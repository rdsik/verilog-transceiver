==> flow/design.v <==
module hamming_decoder (
    input  wire        clk, 
    input  wire        arstn,
    input  wire        rden,
    input  wire [11:0] hc_in,
    output reg  [7:0 ] q
);
    wire g0_error; 
    wire g1_error; 
    wire g2_error;
    wire g3_error;
    assign g0_error = hc_in[10] ^ hc_in[8] ^ hc_in[6] ^ hc_in[4] ^ hc_in[2] ^ hc_in[0];
    assign g1_error = hc_in[10] ^ hc_in[9] ^ hc_in[6] ^ hc_in[5] ^ hc_in[2] ^ hc_in[1];
    assign g2_error = hc_in[11] ^ hc_in[6] ^ hc_in[5] ^ hc_in[4] ^ hc_in[3];
    assign g3_error = hc_in[11] ^ hc_in[10] ^ hc_in[9] ^ hc_in[8] ^ hc_in[7];
    always @ (posedge clk or negedge arstn) begin
        if (~arstn) begin
            q <= 0;
        end else if (rden) begin
            case ({g3_error, g2_error, g1_error, g0_error})
                4'b0000 : q <= {hc_in[11:8], hc_in[6:4], hc_in[2]};
                4'b0001 : q <= {hc_in[11:8], hc_in[6:4], hc_in[2]};
                4'b0010 : q <= {hc_in[11:8], hc_in[6:4], hc_in[2]};
                4'b0011 : q <= {hc_in[11:8], hc_in[6:4], ~hc_in[2]};
                4'b0100 : q <= {hc_in[11:8], hc_in[6:4], hc_in[2]};
                4'b0101 : q <= {hc_in[11:8], hc_in[6:5], ~hc_in[4], hc_in[2]};
                4'b0110 : q <= {hc_in[11:8], hc_in[6], ~hc_in[5], hc_in[4], hc_in[2]};
                4'b0111 : q <= {hc_in[11:8], ~hc_in[6], hc_in[5], hc_in[4], hc_in[2]};
                4'b1000 : q <= {hc_in[11:8], hc_in[6], hc_in[5], hc_in[4], hc_in[2]};
                4'b1001 : q <= {hc_in[11:9], ~hc_in[8], hc_in[6:4], hc_in[2]};
                4'b1010 : q <= {hc_in[11:10], ~hc_in[9], hc_in[8], hc_in[6:4], hc_in[2]};
                4'b1011 : q <= {hc_in[11], ~hc_in[10], hc_in[9], hc_in[8], hc_in[6:4], hc_in[2]};
                4'b1100 : q <= {~hc_in[11], hc_in[10], hc_in[9], hc_in[8], hc_in[6:4], hc_in[2]};
                default : q <= 0;
            endcase
        end else begin
            q <= 0;
        end
    end
endmodule
module hamming_encoder (
    input  wire        clk, 
    input  wire        arstn,
    input  wire        wren,
    input  wire [7:0 ] data,
    output reg  [11:0] hc_out
);
    wire p0;
    wire p1; 
    wire p2; 
    wire p3;
    assign p0 = data[6] ^ data[4] ^ data[3] ^ data[1] ^ data[0];
    assign p1 = data[6] ^ data[5] ^ data[3] ^ data[2] ^ data[0];
    assign p2 = data[7] ^ data[3] ^ data[2] ^ data[1];
    assign p3 = data[7] ^ data[6] ^ data[5] ^ data[4];
    always @ (posedge clk or negedge arstn) begin
        if (~arstn) begin
            hc_out <= 0;
        end else if (wren) begin	                
            hc_out <= {data[7:4], p3, data[3:1], p2, data[0], p1, p0};
        end else begin
            hc_out <= 0;
        end
    end
endmodule
`default_nettype none
module humming_coder12_8 (
    input  wire        clk, 
    input  wire        arstn,
    input  wire        wren,
    input  wire        rden,
    input  wire [7:0 ] data,
    input  wire [11:0] hc_in,
    output wire [7:0 ] q,
    output wire [11:0] hc_out
);
    hamming_encoder HE(
        .clk    (clk   ),
        .arstn  (arstn ),
        .wren   (wren  ),
        .data   (data  ),
        .hc_out (hc_out)
    );
    hamming_decoder HD(
        .clk   (clk  ),
        .arstn (arstn),
        .rden  (rden ),        
        .q     (q    ),
        .hc_in (hc_in)
    );
endmodule
; From RTL to reports: humming_coder12_8
; What the tools print for humming_coder12_8, step after step.
; Lines are those of the file above, counted from 1.
; Operators: Yosys type, input widths -> output width; for muxes data width and select width s.
; A cell with n/a has no value.
[setup]
top_module = humming_coder12_8
clk_port = clk
cell_library = sky130hd
pvt_corner = tt_025C_1v80

; After elaboration
; Counts by Yosys on the flattened word-level netlist (proc, flatten, opt, wreduce; memories kept). Register bits leave out memories and registers merged into their read ports (data or address); mux counts leave out enables and synchronous resets folded into registers. Print and check cells are left out. Cells with the same type and inputs are merged into one.
[op_classes]
n_eq = 12
n_mux = 3
logic = 40
reduce_and_logical = 2
[op_table]
columns = cell, count
row1 = $pmux 8 s9, 1
row2 = $xor 1x1->1, 32
row3 = $eq 4x4->1 const B, 5
row4 = $eq 4x3->1 const B, 4
row5 = $mux 12, 1
row6 = $not 1->1, 8
row7 = $eq 4x2->1 const B, 2
row8 = $mux 8, 1
row9 = $reduce_or 5->1, 1
row10 = $eq 4x1->1 const B, 1
row11 = $logic_not 4->1, 1
[bits]
reg_bits = 20
in_bits = 24
output_inout_bits = 20
wordCells = 59

; Depth
; Longest topological path by Yosys (ltp), each cell counted once; first at word level (registers and memories cut), then after technology mapping (sequential cells cut; the memories' decode and read muxes count).
[depth]
depth_word = 9
ABC_AREA = 0
mapped_depth = 6
depth_no_buf = 5

; After synthesis
; The flow's flattened synthesis, as Yosys stat reports it; memories are mapped. The netlist is that of the ABC_AREA named above (0 if unset); the other value can give another one.
; Totals and module areas in this step are rounded.
[types]
columns = cell_type, count, type_area_um2
row1 = sky130_fd_sc_hd__dfrtp_1, 20, 500.48
row2 = sky130_fd_sc_hd__xnor2_1, 16, 140.134
row3 = sky130_fd_sc_hd__and2_1, 14, 87.584
row4 = sky130_fd_sc_hd__xor2_1, 6, 52.55
row5 = sky130_fd_sc_hd__xor3_1, 2, 47.546
row6 = sky130_fd_sc_hd__xnor3_1, 2, 45.043
row7 = sky130_fd_sc_hd__xnor2_4, 1, 27.526
row8 = sky130_fd_sc_hd__xnor3_2, 1, 23.773
row9 = sky130_fd_sc_hd__a21boi_0, 3, 22.522
row10 = sky130_fd_sc_hd__nand2_1, 6, 22.522
row11 = sky130_fd_sc_hd__o21ai_0, 4, 20.019
row12 = sky130_fd_sc_hd__a211oi_1, 2, 15.014
row13 = sky130_fd_sc_hd__o31ai_1, 2, 15.014
row14 = sky130_fd_sc_hd__nand2b_1, 2, 12.512
row15 = sky130_fd_sc_hd__buf_6, 1, 11.261
row16 = sky130_fd_sc_hd__clkbuf_1, 3, 11.261
row17 = sky130_fd_sc_hd__nand4bb_1, 1, 11.261
row18 = sky130_fd_sc_hd__nor2_1, 3, 11.261
; Not listed: further types 13, cells in them 13.
[mapped]
stdcells = 102
mapped_area_mm2 = 0.0012
sequential_area_mm2 = 0.0005
ffs = 20
buffers = 4
; By module: a second synthesis without flattening, with its own total; a netlist apart from the flattened one above.
[unflattened]
cells_unflattened = 105
area_unflattened_mm2 = 0.0012
; Rows give one instance, submodules left out.
[modules]
columns = module, instances, n_cells, area_mm2, seq_area_mm2
row1 = hamming_decoder, 1, 70, 0.00074, 0.0002
row2 = hamming_encoder, 1, 35, 0.00051, 0.0003
row3 = humming_coder12_8, 1, 0, 0, 0

; Path before layout
; Path of least setup slack by OpenSTA after synthesis, without wires, with an ideal clock, recovery checks aside; 20% of the period is set as input and as output delay. Where synthesis merged equal registers, the netlist keeps one of their names.
[synth_path]
kind = input-to-reg
startpoint = input port hc_in[9]
endpoint = register HD.q[5]
tclk_ps = 1860
in_delay_ps = 372
setup_ps = 84
launch_ps = 372
arrival_ps = 1835
required_time_ps = 1776
setup_slack_ps = -59
path_delay_ps = 1547
stages = 4
n_path_buf = 0
synth_period_reached_ps = 1919
; "path_delay_ps" is the arrival time less input delay plus setup time.
; "stages" counts driving pins, that of a launching flip-flop among them; a cell with two outputs on the path counts twice.
; "synth_period_reached_ps" = period - worst setup slack (recovery checks aside). The figure is calculated, with input and output delays left at 20% of the set period.
; Between the ends stands the longest chain of elaborated cells between them, by number of cells; it is not shown to be the way that was timed. Of several equally long chains one is given.
; Each line given opens the expression or statement behind the cell; cells for indexed reads and writes are added by Yosys, which also makes memories of some case tables.
; A register here has more assigning lines than the two given.
[synth_via]
cell_sequence = sky130_fd_sc_hd__xnor2_1 sky130_fd_sc_hd__xnor3_2 sky130_fd_sc_hd__or4_1 sky130_fd_sc_hd__a21boi_0
elab_chain_len = 9
cone_cells = 25
cone_lines = 5
cone_classes = eq/ne: 12; mux: 2; logic: 9; reduce/logical: 2
[synth_rtl]
columns = element, line
row1 = "start, declared", 73  ; input  wire [11:0] hc_in,
row2 = $xor 1x1->1 (5 in a row), 13  ; assign g1_error = hc_in[10] ^ hc_in[9] ^ hc_in[6] ^ hc_in[5] ^ hc_in[2] ^ hc_in[1];
row3 = $logic_not 4->1, 20  ; case ({g3_error, g2_error, g1_error, g0_error})
row4 = $reduce_or 5->1, n/a
row5 = $pmux 8 s9, 20
row6 = $mux 8, 19  ; end else if (rden) begin
row7 = "end, assigned", 21  ; 4'b0000 : q <= {hc_in[11:8], hc_in[6:4], hc_in[2]};
row8 = "end, assigned", 22  ; 4'b0001 : q <= {hc_in[11:8], hc_in[6:4], hc_in[2]};
row9 = "end, declared", 6  ; output reg  [7:0 ] q

; Worst path after layout
; From the final timing report of run 1: the path of least setup slack in the routed layout; clock arrival at registers is part of the times.
; The report prints the path's times to 10 ps; the period is as set.
[layout_path]
kind = input-to-reg
startpoint = input port hc_in[5]
endpoint = register HD.q[7]
tclk_ps = 2490
in_delay_ps = 500
setup_ps = 60
launch_ps = 500
arrival_ps = 2160
required_time_ps = 2680
setup_slack_ps = 510
stages = 6
n_path_buf = 1
; Between the ends stands the longest chain of elaborated cells between them, by number of cells; it is not shown to be the way that was timed. Of several equally long chains one is given.
; A register here has more assigning lines than the two given.
[layout_via]
cell_sequence = sky130_fd_sc_hd__dlygate4sd2_1 sky130_fd_sc_hd__xnor2_2 sky130_fd_sc_hd__xnor3_2 sky130_fd_sc_hd__and2_4 sky130_fd_sc_hd__or4b_4 sky130_fd_sc_hd__a21boi_2
elab_chain_len = 7
cone_cells = 22
cone_lines = 4
cone_classes = eq/ne: 12; mux: 2; logic: 6; reduce/logical: 2
[layout_rtl]
columns = element, line
row1 = "start, declared", 73  ; input  wire [11:0] hc_in,
row2 = $xor 1x1->1 (3 in a row), 13  ; assign g1_error = hc_in[10] ^ hc_in[9] ^ hc_in[6] ^ hc_in[5] ^ hc_in[2] ^ hc_in[1];
row3 = $logic_not 4->1, 20  ; case ({g3_error, g2_error, g1_error, g0_error})
row4 = $reduce_or 5->1, n/a
row5 = $pmux 8 s9, 20
row6 = $mux 8, 19  ; end else if (rden) begin
row7 = "end, assigned", 21  ; 4'b0000 : q <= {hc_in[11:8], hc_in[6:4], hc_in[2]};
row8 = "end, assigned", 22  ; 4'b0001 : q <= {hc_in[11:8], hc_in[6:4], hc_in[2]};
row9 = "end, declared", 6  ; output reg  [7:0 ] q

; Record of 2 stored runs of the RTL-to-layout flow on humming_coder12_8, platform sky130hd. The runs are unordered. Constraints: input delay and output delay 20% of the set period each, output load 0.01 pF.
; By "fin_power_uw" is meant OpenSTA's value without simulated activity: inputs other than the clock are taken to toggle once in ten clock periods, and the tool carries that through the logic.
; Measured values are rounded.

[run 1: settings]
period_ns = 2.49
CORE_UTILIZATION = 18
SETUP_SLACK_MARGIN = 0.48
PLACE_DENSITY_LB_ADDON = 0.21
HOLD_SLACK_MARGIN = 0.01
CELL_PAD_IN_SITES_GLOBAL_PLACEMENT = 2
TNS_END_PERCENT = 10
ABC_AREA = 0
CTS_CLUSTER_SIZE = 39
CTS_CLUSTER_DIAMETER = 280
SLEW_MARGIN = 40
MIN_ROUTING_LAYER = met1
MAX_ROUTING_LAYER = met4
CAP_MARGIN = 20
CORE_MARGIN = 2
[run 1: results]
post_synth_area_mm2 = 0.0012
cell_area_final_mm2 = 0.002
design_die_area_mm2 = 0.0072
worst_setup_slack_ps = 510
fin_power_uw = 1200
utilization_pct = 31

[run 2: settings]
period_ns = 2.72
CORE_UTILIZATION = 43
PLACE_DENSITY_LB_ADDON = 0.19
CORE_ASPECT_RATIO = 0.86
CAP_MARGIN = 30
SLEW_MARGIN = 10
CORE_MARGIN = 2
[run 2: results]
post_synth_area_mm2 = 0.0012
cell_area_final_mm2 = 0.0017
design_die_area_mm2 = 0.0032
worst_setup_slack_ps = 320
fin_power_uw = 870
utilization_pct = 65
