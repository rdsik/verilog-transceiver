==> flow/design.v <==
module crc16 #(
    parameter DATA_WIDHT = 8,
    parameter CRC_WIDTH  = 16
) (
    input  wire                  clk,
    input  wire                  arstn,
    input  wire                  en,
    input  wire [DATA_WIDHT-1:0] data,
    output reg  [CRC_WIDTH-1:0 ] crc16
);
    always @(posedge clk or negedge arstn) begin
        if (~arstn) begin
            crc16 <= 16'hffff;
        end else begin
            crc16 <= en ? crc16_byte(crc16, data) : crc16;
        end
    end
    function [CRC_WIDTH-1:0] crc16_bit;
        input [CRC_WIDTH-1:0] crc;
        input                 data;
        begin
            crc16_bit     = crc << 1;
            crc16_bit[0]  = crc[15] ^ data;
            crc16_bit[5]  = crc[15] ^ data ^ crc[4];
            crc16_bit[12] = crc[15] ^ data ^ crc[11];
        end
    endfunction
    function [CRC_WIDTH-1:0] crc16_byte;
        input [CRC_WIDTH-1:0 ] crc;
        input [DATA_WIDHT-1:0] data;
        integer                i;
        begin
            crc16_byte = crc;
            for (i = DATA_WIDHT - 1; i >= 0; i = i - 1) begin
                crc16_byte = crc16_bit(crc16_byte, data[i]);
            end
        end
    endfunction
endmodule
# Tool chain data of crc16
# What the tools print for crc16, step after step.
# Line numbers count from 1 in the design file above.
# Operators: Yosys type, input widths -> output width; for muxes data width and select width s.
# Library cell names are shortened.
# Not given: -
# setup
design,crc16
clock_port,clk
lib,sky130hd
corner,tt_025C_1v80

# After elaboration
# Yosys after proc, flatten, opt, wreduce and memory -nomap, before mapping. Enables and synchronous resets that opt folds into registers are not counted as muxes. Memory bits, and registers merged into a memory's read port (data or address), are not among the register bits. Print and check cells are not counted. Equal cells are merged and count once.
# word_totals
regBits,16
in_bits,11
elab_cells,25
out_inout_bits,16
# classes
n_logic,24
# op_table
cell,n
$xor 1x1->1,24

# Logic depth
# Longest topological path by Yosys (ltp), each cell counted once; first at word level (registers and memories cut), then after technology mapping (sequential cells cut; the memories' decode and read muxes count).
# depth
depth_word,4
abc_area,0
mapped_depth,4
ltp_nobuf,4

# Netlist
# Source: synth_stat.txt of the flow (Yosys; design flattened, memories mapped). It holds for the ABC_AREA given above (unset counts as 0); a run with the other value may have another netlist.
# Totals and module areas in this step are rounded.
# by_type
type,n,type_area_um2
dfstp_2,16,420.403
xnor2_1,17,148.893
xor2_1,8,70.067
mux2_2,6,67.565
a21oi_1,6,30.029
nor2_1,6,22.522
mux2i_1,2,20.019
xor2_2,1,16.266
mux2_4,1,15.014
inv_1,2,7.507
buf_1,1,3.754
clkbuf_1,1,3.754
nand2_1,1,3.754
# mapped
flip_flops,16
n_buf,2
stdcells,68
area_um2,829.5
sequential_area_um2,420.4

# Path before layout
# OpenSTA on the mapped netlist: ideal clock, no wires. The path of least setup slack (recovery checks aside). Input and output delay are each 20% of the period. Register names are those of the netlist, which keeps one name where synthesis merged equal registers.
# synth_path
path_type,register to register
startpoint,reg crc16[15]
endpoint,reg crc16[8]
stages,5
clock_period_ps,1920
t_required_ps,1838
setup_time_ps,82
t_first_pin_ps,0
arrival_time_ps,1339
setup_slack_ps,499
delay_ps,1421
path_buffers,0
period_less_setup_slack_ps,1421
# "delay_ps" is the arrival time less input delay plus setup time.
# "stages" counts driving pins, that of a launching flip-flop among them; a cell with two outputs on the path counts twice.
# "period_less_setup_slack_ps" is the clock period less the worst setup slack; recovery checks do not enter. This is arithmetic on one report: input and output delays are still those of the set period (20% each).
# The rows between start and end are the longest chain of elaborated cells between them; the timing report does not say that the signal goes this way. Where chains are equally long, one stands for them.
# A line is the first line of the expression or statement that the cell stems from. Yosys adds cells for indexed reads and writes and turns some case tables into memories.
# synth_between
cell_sequence,dfstp_2 > xor2_2 > xor2_1 > xnor2_1 > mux2_4
elab_chain_len,4
cone_cells,4
cone_classes,logic: 4
# synth_lines
element,line_no,rtl
start: declaration,9,output reg  [CRC_WIDTH-1:0 ] crc16
start: assignment,13,crc16 <= 16'hffff;
start: assignment,15,"crc16 <= en ? crc16_byte(crc16, data) : crc16;"
$xor 1x1->1 (2 in a row),25,crc16_bit[12] = crc[15] ^ data ^ crc[11];
$xor 1x1->1 (2 in a row),24,crc16_bit[5]  = crc[15] ^ data ^ crc[4];
end: assignment,13,
end: assignment,15,
end: declaration,9,

# Timing after layout
# Path of least setup slack in the final report of run 1 (OpenROAD, finished layout, wires in). Where an end is a register, its clock arrival counts in the times.
# The path's times are printed in steps of 10 ps; the period is the one set.
# layout_path
path_type,register to register
startpoint,reg crc16[15]
endpoint,reg crc16[8]
path_buffers,0
t_first_pin_ps,280
stages,5
setup_time_ps,60
t_required_ps,1600
arrival_time_ps,1650
setup_slack_ps,-50
clock_period_ps,1380
# The rows between start and end are the longest chain of elaborated cells between them; the timing report does not say that the signal goes this way. Where chains are equally long, one stands for them.
# layout_between
cell_sequence,dfstp_2 > xor2_4 > xor2_2 > xnor2_1 > mux2_4
elab_chain_len,4
cone_cells,4
cone_classes,logic: 4
# layout_lines
element,line_no,rtl
start: declaration,9,output reg  [CRC_WIDTH-1:0 ] crc16
start: assignment,13,crc16 <= 16'hffff;
start: assignment,15,"crc16 <= en ? crc16_byte(crc16, data) : crc16;"
$xor 1x1->1 (2 in a row),25,crc16_bit[12] = crc[15] ^ data ^ crc[11];
$xor 1x1->1 (2 in a row),24,crc16_bit[5]  = crc[15] ^ data ^ crc[4];
end: assignment,13,
end: assignment,15,
end: declaration,9,

# Measured results for crc16: 2 stored runs of the Yosys and OpenROAD flow on sky130hd. The settings differ; the order carries no meaning. The constraints put input and output delay at 20% of the set period each and load the outputs with 0.01 pF.
# "achieved_clock_period_ps" means the clock period less the worst setup slack. The figure is calculated, with input and output delays left at 20% of the set period.
# "timing.worst_path_ps": the worst setup path's part of the clock period (all of it between registers, 20% less for each end at a port) less its slack. A launch clock that arrives late makes it longer, a capture clock that arrives late makes it shorter.
# "totalPower_uw": no workload was simulated; the value follows from the tool's default switching activity.
# "timing.worst_path_ps" is known to 10 ps.
# The results are shown rounded.
# A setting shown as . is not set for that run.
name,run 1,run 2
period_ns,1.38,1.85
CORE_UTILIZATION,27,51
SETUP_SLACK_MARGIN,0.2,0.22
PLACE_DENSITY_LB_ADDON,0.1,0.22
CORE_MARGIN,7,2
CELL_PAD_IN_SITES_GLOBAL_PLACEMENT,2,.
SLEW_MARGIN,0,20
CAP_MARGIN,20,20
GPL_TIMING_DRIVEN,.,1
MIN_ROUTING_LAYER,.,met1
yosys_chip_area_um2,829.5,829.5
die_footprint_um2,4821,1965
post_route_stdcell_area_um2,1654,1162
final_util_pct,58.5,76.3
worstSetupSlack_ps,-48,339
timing.setup.tns_ps,-80,0
final_hold_ws_ps,501,485
totalPower_uw,4832,2389
achieved_clock_period_ps,1428,1511
timing.worst_path_ps,1430,1140
timing.worst_path_kind,register to register,register to output
