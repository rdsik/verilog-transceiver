==> flow/design.v <==
module bpsk_demodulator #(
    parameter SAMPLE_NUMBER = 256,
    parameter SAMPLE_WIDTH  = 12,
    parameter DATA_WIDTH    = 12
) (
    input  wire                             clk,
    input  wire                             arstn,
    input  wire                             en,
    input  wire [SAMPLE_WIDTH-1:0         ] signal_in,
    input  wire [SAMPLE_WIDTH-1:0         ] sin_in,
    input  wire [SAMPLE_WIDTH-1:0         ] neg_sin_in,
    input  wire [$clog2(SAMPLE_NUMBER)-1:0] cnt_in, 
    output reg  [DATA_WIDTH-1:0           ] q 
);
    reg [$clog2(DATA_WIDTH)-1:0] sel_cnt;  
    reg [DATA_WIDTH-1:0        ] sel;      
    reg                          flag;
    always @(posedge clk or negedge arstn) begin
        if (~arstn) begin
            sel_cnt <= 0;
            flag    <= 0;                 
        end else if (en) begin                
            sel[sel_cnt] <= flag ? 1 : 0;                    
            if (cnt_in == SAMPLE_NUMBER-1) begin  
                sel_cnt <= sel_cnt + 1;                            
                if (sel_cnt == DATA_WIDTH-1) begin  
                    sel_cnt <= 0;
                    q       <= sel;
                end                
            end else if (signal_in == sin_in) begin
                flag <= 1;   
            end else if (signal_in == neg_sin_in) begin
                flag <= 0;
            end
        end else begin
            q <= 0;
        end
    end
endmodule
# Reports on bpsk_demodulator
# What the tools print for bpsk_demodulator, step after step.
# Line numbers count from 1 in the design file above.
# Cell names lack the library's common part.
# A cell with -- has no value.
dict set report inputs {
  top_module {bpsk_demodulator}
  clock {clk}
  library {sky130hd}
  corner {tt_025C_1v80}
}

# Word level
# Counts by Yosys on the flattened word-level netlist (proc, flatten, opt, wreduce; memories kept). Register bits leave out memories and registers merged into their read ports (data or address). Print and check cells are left out. Cells with the same type and inputs are merged into one.
dict set report classes {
  addsub 2
  equal 6
  n_shift 2
  n_mux 6
  logic 4
  reduce_logical 5
}
# operator count
set op_table {}
lappend op_table {{equality test 12 bit} 2}
lappend op_table {{2-to-1 mux 12 bit} 2}
lappend op_table {{variable shift 1 x 5 -> 12 bit} 1}
lappend op_table {{variable shift 1 x 5 -> 12 bit (first input constant)} 1}
lappend op_table {{AND 12 bit} 1}
lappend op_table {{bitwise OR 12 bit} 1}
lappend op_table {{NOT 12 bit} 1}
lappend op_table {{equality test 8 bit (second input constant)} 1}
lappend op_table {{AND reduction 3 bit} 2}
lappend op_table {{negation 4 -> 5 bit} 1}
lappend op_table {{!= test 2 x 1 -> 1 bit (second input constant)} 2}
lappend op_table {{AND reduction 2 bit} 2}
lappend op_table {{adder 4 x 1 -> 4 bit (second input constant)} 1}
lappend op_table {{equality test 4 bit (second input constant)} 1}
lappend op_table {{2-to-1 mux 4 bit} 1}
lappend op_table {{2-to-1 mux 1 bit} 3}
lappend op_table {{nonzero test 2 bit} 1}
lappend op_table {{NOT 1 bit} 1}
dict set report word_totals {
  reg_bits 29
  input_bits 47
  output_inout_bits 12
  wordCells 29
}

# Logic depth
# Longest topological path by Yosys (ltp), each cell counted once; first at word level (registers and memories cut), then after technology mapping (sequential cells cut; the memories' decode and read muxes count).
dict set report depth {
  word_depth 5
  abc_area 0
  mapped_depth 7
  depth_no_buf 6
}

# Netlist
# Source: synth_stat.txt of the flow (Yosys; design flattened, memories mapped). It holds for the ABC_AREA given above (unset counts as 0); a run with the other value may have another netlist.
# Totals and module areas in this step are rounded.
# cell_type count type_area_um2
set types {}
lappend types {edfxtp_1 24 720.691}
lappend types {xnor2_1 24 210.202}
lappend types {dfrtp_1 5 125.12}
lappend types {and2_1 13 81.328}
lappend types {o2bb2ai_1 9 78.826}
lappend types {ha_1 5 62.56}
lappend types {nand4_1 8 50.048}
lappend types {mux2_2 4 45.043}
lappend types {o21ai_0 7 35.034}
lappend types {nand2_1 9 33.782}
lappend types {buf_6 2 22.522}
lappend types {nand3b_1 3 22.522}
lappend types {o31ai_4 1 21.27}
lappend types {inv_1 5 18.768}
lappend types {nor2_1 5 18.768}
lappend types {o41ai_1 2 17.517}
lappend types {a21oi_1 3 15.014}
lappend types {mux2_4 1 15.014}
# Not listed: further types 18, cells in them 23.
dict set report mapped {
  cells 153
  area_um2 1800
  sequential_area_um2 850
  ff_cells 29
  buffers 4
}

# Path before layout
# Source: OpenSTA report_checks on the synthesized netlist (no wires, ideal clock, input and output delay 20% of the period each), path of least setup slack; recovery checks are left aside. Register names are those of the netlist, which keeps one name where synthesis merged equal registers.
dict set report synth_timing {
  path_type {reg-to-reg}
  from {reg sel_cnt[1]}
  to {reg q[0]}
  clock_period_ns 2.56
  setup_time_ns 0.400
  launch_ns 0.000
  arrival_time_ns 1.811
  required_time_ns 2.160
  setup_slack_ns 0.350
  delay_ns 2.211
  path_stages 5
  path_buffers 0
  synth_period_reached_ns 2.21
}
# "delay_ns" = arrival - input delay + setup time.
# "path_stages": output pins that drive a net of the path, with the launching flip-flop's if there is one; two outputs of one cell count as two.
# "synth_period_reached_ns" = period - worst setup slack (recovery checks aside). The figure is calculated, with input and output delays left at 20% of the set period.
# The rows between start and end are the longest chain of elaborated cells between them; the timing report does not say that the signal goes this way. Where chains are equally long, one stands for them.
# A line is the first line of the expression or statement that the cell stems from. Yosys adds cells for indexed reads and writes and turns some case tables into memories.
# A register here has more assigning lines than the two given.
# The path ends at the enable pin of a flip-flop; only ways to that pin are counted.
dict set report synth_between {
  path_cell_list {dfrtp_1 ha_1 and3_1 nand2_1 a21boi_0}
  elab_chain_len 3
  cells_between 3
  lines_between 1
  cone_classes {eq/ne: 2; reduce/logical: 1}
}
# element line
set synth_rtl {}
lappend synth_rtl {{start: declaration} 15} ;# reg [$clog2(DATA_WIDTH)-1:0] sel_cnt;
lappend synth_rtl {{start: assignment} 20} ;# sel_cnt <= 0;
lappend synth_rtl {{start: assignment} 25} ;# sel_cnt <= sel_cnt + 1;
lappend synth_rtl {{equality test 4 bit} 26} ;# if (sel_cnt == DATA_WIDTH-1) begin
lappend synth_rtl {{!= test 2 x 1 -> 1 bit} --}
lappend synth_rtl {{AND reduction 3 bit} --}
lappend synth_rtl {{end: assignment} 28} ;# q       <= sel;
lappend synth_rtl {{end: assignment} 36} ;# q <= 0;
lappend synth_rtl {{end: declaration} 13} ;# output reg  [DATA_WIDTH-1:0           ] q

# Path in the finished layout
# From the final timing report of run 2: the path of least setup slack in the routed layout; clock arrival at registers is part of the times.
dict set report layout_timing {
  path_type {reg-to-reg}
  from {reg sel_cnt[0]}
  to {reg sel[4]}
  clock_period_ns 1.66
  setup_time_ns 0.25
  launch_ns 0.29
  arrival_time_ns 1.83
  required_time_ns 1.69
  setup_slack_ns -0.14
  path_stages 8
  path_buffers 1
}
# The rows between start and end are the longest chain of elaborated cells between them; the timing report does not say that the signal goes this way. Where chains are equally long, one stands for them.
# A register here has more assigning lines than the two given.
dict set report layout_between {
  path_cell_list {dfrtp_2 buf_6 inv_6 ha_4 or2_4 o31ai_4 nand2_1 mux2_4}
  elab_chain_len 5
  cells_between 6
  lines_between 1
  cone_classes {add/sub: 1; shift: 2; logic: 3}
}
# element line
set layout_rtl {}
lappend layout_rtl {{start: declaration} 15} ;# reg [$clog2(DATA_WIDTH)-1:0] sel_cnt;
lappend layout_rtl {{start: assignment} 20} ;# sel_cnt <= 0;
lappend layout_rtl {{start: assignment} 25} ;# sel_cnt <= sel_cnt + 1;
lappend layout_rtl {{negation 4 -> 5 bit} 23} ;# sel[sel_cnt] <= flag ? 1 : 0;
lappend layout_rtl {{variable shift 1 x 5 -> 12 bit} 23}
lappend layout_rtl {{NOT 12 bit} 23}
lappend layout_rtl {{AND 12 bit} 23}
lappend layout_rtl {{bitwise OR 12 bit} 23}
lappend layout_rtl {{end: assignment} 23}
lappend layout_rtl {{end: declaration} 16} ;# reg [DATA_WIDTH-1:0        ] sel;

==> results <==
2 stored runs of bpsk_demodulator in the flow (synthesis by Yosys, layout by OpenROAD, sky130hd cells), in arbitrary order. Constraints: input delay and output delay 20% of the set period each, output load 0.01 pF.
"clock_period_reached_ns" = clock period - worst setup slack. The figure is calculated, with input and output delays left at 20% of the set period.
"worstPathTime_ns": the worst setup path's part of the clock period (all of it between registers, 20% less for each end at a port) less its slack. A launch clock that arrives late makes it longer, a capture clock that arrives late makes it shorter.
"totalPower_uw": no workload was simulated; the value follows from the tool's default switching activity.
The measured numbers are rounded.

# run 1
==> flow/run.sh <==
#!/bin/bash
# the make line also repeats the synthesis and layout settings of config.mk as NAME=value (left out here)
make -C /OpenROAD-flow-scripts/flow DESIGN_CONFIG=/design/flow/config.mk WORK_HOME=/design/flow/orfs CLKGATE_MAP_FILE= finish
==> flow/config.mk <==
export PLATFORM = sky130hd
export DESIGN_NAME = bpsk_demodulator
export DESIGN_NICKNAME = bpsk_demodulator
export VERILOG_FILES = /design/flow/design.v
export SDC_FILE = /design/flow/constraint.sdc
export NUM_CORES = 4
export LEC_CHECK = 0
export ABC_AREA = 1
export CAP_MARGIN = 20
export CELL_PAD_IN_SITES_DETAIL_PLACEMENT = 2
export CORE_MARGIN = 2
export CORE_UTILIZATION = 46
export CTS_CLUSTER_SIZE = 70
export GPL_ROUTABILITY_DRIVEN = 1
export GPL_TIMING_DRIVEN = 1
export MAX_ROUTING_LAYER = met5
export MIN_ROUTING_LAYER = met1
export PLACE_DENSITY_LB_ADDON = 0.06
export SLEW_MARGIN = 0
==> flow/constraint.sdc <==
create_clock -name core_clock -period 1.4 [get_ports {clk}]
set_input_delay 0.2800 -clock core_clock [delete_from_list [all_inputs] [get_ports {clk}]]
set_output_delay 0.2800 -clock core_clock [all_outputs]
set_load 0.01 [all_outputs]

==> run 1: results <==
outcome="unfinished; error DPL-0033 in placement"

# run 2
==> flow/run.sh <==
#!/bin/bash
# the make line also repeats the synthesis and layout settings of config.mk as NAME=value (left out here)
make -C /OpenROAD-flow-scripts/flow DESIGN_CONFIG=/design/flow/config.mk WORK_HOME=/design/flow/orfs CLKGATE_MAP_FILE= finish
==> flow/config.mk <==
export PLATFORM = sky130hd
export DESIGN_NAME = bpsk_demodulator
export DESIGN_NICKNAME = bpsk_demodulator
export VERILOG_FILES = /design/flow/design.v
export SDC_FILE = /design/flow/constraint.sdc
export NUM_CORES = 4
export LEC_CHECK = 0
export CAP_MARGIN = 20
export CORE_MARGIN = 2
export CORE_UTILIZATION = 16
export CTS_CLUSTER_DIAMETER = 221
export CTS_CLUSTER_SIZE = 14
export GPL_ROUTABILITY_DRIVEN = 0
export GPL_TIMING_DRIVEN = 0
export MAX_ROUTING_LAYER = met5
export MIN_ROUTING_LAYER = met2
export PLACE_DENSITY_LB_ADDON = 0.25
export SLEW_MARGIN = 20
export TNS_END_PERCENT = 60
==> flow/constraint.sdc <==
create_clock -name core_clock -period 1.66 [get_ports {clk}]
set_input_delay 0.3320 -clock core_clock [delete_from_list [all_inputs] [get_ports {clk}]]
set_output_delay 0.3320 -clock core_clock [all_outputs]
set_load 0.01 [all_outputs]

==> run 2: results <==
setup_worst_slack_ns=-0.14
dieArea_um2=12000
worstPathTime_ns=1.80
critical_path_kind="reg-to-reg"
cell_area_final_um2=2800
tns_ns=-0.81
synth_chip_area_um2=1800
totalPower_uw=1800
clock_period_reached_ns=1.802
finalUtil_pct=26
